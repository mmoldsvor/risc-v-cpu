==> flow/design.v <==
package cpu_package;
    typedef enum {
        ALU_ADD = 3'b000,
        ALU_SUB = 3'b001,
        ALU_AND = 3'b010,
        ALU_OR  = 3'b011
    } alu_function_t;
    typedef enum {
        R_TYPE = 0,
        I_TYPE,
        S_TYPE,
        B_TYPE,
        U_TYPE,
        J_TYPE
    } instruction_type_t;
endpackage
module program_counter(
    input logic clk,
    input logic reset_n,
    input logic pc_select,
    input logic[31:0] branch_offset,
    output logic[31:0] pc
);
    logic[31:0] pc_next;
    logic[31:0] pc_normal, pc_branch;
    always_ff @(posedge clk, negedge reset_n) begin
        if (!reset_n)
            pc <= 0;
        else
            pc <= pc_next;
    end
    assign pc_normal = pc + 4;
    assign pc_branch = pc + branch_offset;
    assign pc_next = pc_select ? pc_branch : pc_normal;
endmodule
# ---- Reports on program_counter
# What the tools print for program_counter, step after step.
# Lines are those of the file above, counted from 1.
# Operators carry their Yosys type and port widths (W data, S select, Z words).
# Cell names lack the library's common part.
# The mark -- stands for no value.
dict set report setup {
  top {program_counter}
  clock {clk}
  library {sky130hd}
  lib_corner {tt_025C_1v80}
}

# ---- After elaboration
# Counts by Yosys on the flattened word-level netlist (proc, flatten, opt, wreduce; memories kept). Register bits leave out memories and registers merged into their read ports (data or address); mux counts leave out enables and synchronous resets folded into registers. Print and check cells are left out. Cells with the same type and inputs are merged into one.
dict set report op_classes {
  mux 1
  add_sub_neg 2
}
# operator count
set op_table {}
lappend op_table {{$add A32 B3 Y32 const B} 1}
lappend op_table {{$add A32 B32 Y32} 1}
lappend op_table {{$mux W32} 1}
dict set report word_totals {
  word_cells 4
  register_bits 32
  in_bits 35
  output_inout_bits 32
}

# ---- Logic depth
# Yosys ltp: most cells in a row. Word level: on the elaborated netlist, between registers, memories and ports. Mapped: between sequential cells and ports; inverters and the memories' decode and read muxes count.
dict set report depth {
  ltp_word 2
  abc_area 0
  mapped_depth 11
  mapped_depth_nobuf 11
}

# ---- After synthesis
# Yosys stat after the flow's synthesis: flattened, memories mapped to cells. It holds for the ABC_AREA given above (unset counts as 0); a run with the other value may have another netlist.
# Totals and module areas in this step are rounded.
dict set report synth_totals {
  mapped_cells 434
  n_buf 21
  ff_cells 32
  seqArea_um2 800
  synth_area_um2 3500
}
# cell_type count area_total_um2
set types {}
lappend types {dfrtp_1 32 800.768}
lappend types {ha_1 32 400.384}
lappend types {xnor2_1 27 236.477}
lappend types {xor2_1 26 227.718}
lappend types {a21oi_1 44 220.211}
lappend types {nand2_1 46 172.666}
lappend types {nor2_1 33 123.869}
lappend types {a21o_1 15 112.608}
lappend types {nand3_1 21 105.101}
lappend types {o21ai_0 21 105.101}
lappend types {nand4_1 12 75.072}
lappend types {o21ai_1 15 75.072}
lappend types {clkbuf_1 12 45.043}
lappend types {inv_1 12 45.043}
lappend types {buf_2 8 40.038}
lappend types {and3_1 6 37.536}
lappend types {mux2i_1 3 30.029}
lappend types {o21a_1 4 30.029}
# Not listed: further types 42, cells in them 65.

# ---- Timing after synthesis
# OpenSTA on the mapped netlist: ideal clock, no wires. The path of least setup slack (recovery checks aside). Input and output delay are each 20% of the period. Register names are those of the netlist, which keeps one name where synthesis merged equal registers.
dict set report synth_path {
  path_type {input port to flip-flop}
  startpoint {input port branch_offset[0]}
  endpoint {register pc[30]}
  path_buffers 0
  setup_slack_ps 105
  launch_ps 542
  setup_ps 99
  clock_period_ps 2710
  required_time_ps 2611
  driving_pins 11
  in_delay_ps 542
  arrival_time_ps 2506
  path_delay_ps 2063
  period_less_setup_slack_ps 2605
}
# "path_delay_ps" = arrival - input delay + setup time.
# "driving_pins": output pins that drive a net of the path, with the launching flip-flop's if there is one; two outputs of one cell count as two.
# "period_less_setup_slack_ps" is the clock period less the worst setup slack; recovery checks do not enter. This is arithmetic on one report: input and output delays are still those of the set period (20% each).
# Between the ends stands the longest chain of elaborated cells between them, by number of cells; it is not shown to be the way that was timed. Of several equally long chains one is given.
# Each line given opens the expression or statement behind the cell; cells for indexed reads and writes are added by Yosys, which also makes memories of some case tables.
dict set report synth_between {
  cell_sequence {ha_1 > inv_1 > fa_1 > and2b_1 > o2111ai_1 > a211o_1 > a21oi_1 > o211ai_1 > a21oi_1 > nor4b_1 > a311oi_1}
  elab_chain_len 2
  cells_between 2
  lines_between 2
  classes_between {add/sub (1); mux (1)}
}
# item line
set synth_lines {}
lappend synth_lines {{start: declaration} 21} ;# input logic[31:0] branch_offset,
lappend synth_lines {{$add A32 B32 Y32} 33} ;# assign pc_branch = pc + branch_offset;
lappend synth_lines {{$mux W32} 34} ;# assign pc_next = pc_select ? pc_branch : pc_normal;
lappend synth_lines {{end: assignment} 28} ;# pc <= 0;
lappend synth_lines {{end: assignment} 30} ;# pc <= pc_next;
lappend synth_lines {{end: declaration} 22} ;# output logic[31:0] pc

# ---- Timing after layout
# Path of least setup slack in the final report of entry B (OpenROAD, finished layout, wires in). Where an end is a register, its clock arrival counts in the times.
# The path's times are printed in steps of 10 ps; the period is the one set.
dict set report layout_path {
  path_type {input port to flip-flop}
  startpoint {input port branch_offset[0]}
  endpoint {register pc[28]}
  clock_period_ps 3240
  setup_ps 120
  launch_ps 650
  arrival_time_ps 3210
  in_delay_ps 650
  path_buffers 1
  setup_slack_ps 210
  driving_pins 12
  required_time_ps 3420
}
# Between the ends stands the longest chain of elaborated cells between them, by number of cells; it is not shown to be the way that was timed. Of several equally long chains one is given.
dict set report layout_between {
  cell_sequence {clkdlybuf4s50_1 > ha_1 > inv_1 > fa_2 > nand2b_1 > a21oi_1 > o31ai_1 > o311ai_2 > o21ai_1 > o31ai_2 > xnor2_1 > o21ai_1}
  elab_chain_len 2
  cells_between 2
  lines_between 2
  classes_between {add/sub (1); mux (1)}
}
# item line
set layout_lines {}
lappend layout_lines {{start: declaration} 21} ;# input logic[31:0] branch_offset,
lappend layout_lines {{$add A32 B32 Y32} 33} ;# assign pc_branch = pc + branch_offset;
lappend layout_lines {{$mux W32} 34} ;# assign pc_next = pc_select ? pc_branch : pc_normal;
lappend layout_lines {{end: assignment} 28} ;# pc <= 0;
lappend layout_lines {{end: assignment} 30} ;# pc <= pc_next;
lappend layout_lines {{end: declaration} 22} ;# output logic[31:0] pc

# 2 stored runs of program_counter in the flow (synthesis by Yosys, layout by OpenROAD, sky130hd cells), in arbitrary order. Constraints: input delay and output delay 20% of the set period each, output load 0.01 pF.
# By "clock_period_reached_ps" is meant the clock period of the run minus its worst setup slack. This is arithmetic on one report: input and output delays are still those of the set period (20% each).
# "worst_setup_path_time_ps" means the part of the period allowed to the worst setup path (the constraints hold back 20% at inputs and 20% at outputs) less its slack; where the path has registers, the arrival times of their clocks count too.
# "design_power_mw" is the tool's figure for a default switching activity; nothing was simulated.
# "worst_setup_path_time_ps" is given in steps of 10 ps.
# Results are given in rounded form.
run="entry A" settings period_ns=2.11 CORE_UTILIZATION=61 SETUP_SLACK_MARGIN=-0.15 PLACE_DENSITY_LB_ADDON=0.0 CELL_PAD_IN_SITES_DETAIL_PLACEMENT=1 ABC_AREA=0 GPL_TIMING_DRIVEN=1 MIN_ROUTING_LAYER="met1" CAP_MARGIN=20 CORE_MARGIN=2 SLEW_MARGIN=20
run="entry A" outcome="not finished: placement ended with error DPL-0033"
run="entry B" settings period_ns=3.24 CORE_UTILIZATION=17 PLACE_DENSITY_LB_ADDON=0.2 CORE_MARGIN=4 CELL_PAD_IN_SITES_DETAIL_PLACEMENT=0 ABC_AREA=0 CTS_CLUSTER_SIZE=27 CAP_MARGIN=30 SLEW_MARGIN=20
run="entry B" results clock_period_reached_ps=3029 hold_ws_ps=470 setupTns_ps=0 worst_setup_path_time_ps=2380 timing.worst_path_kind="input port to flip-flop" final_cell_area_um2=4700 finalUtil_pct=24 ws_setup_ps=210 design_power_mw=4.6 synthArea_um2=3500 die_footprint_um2=23000
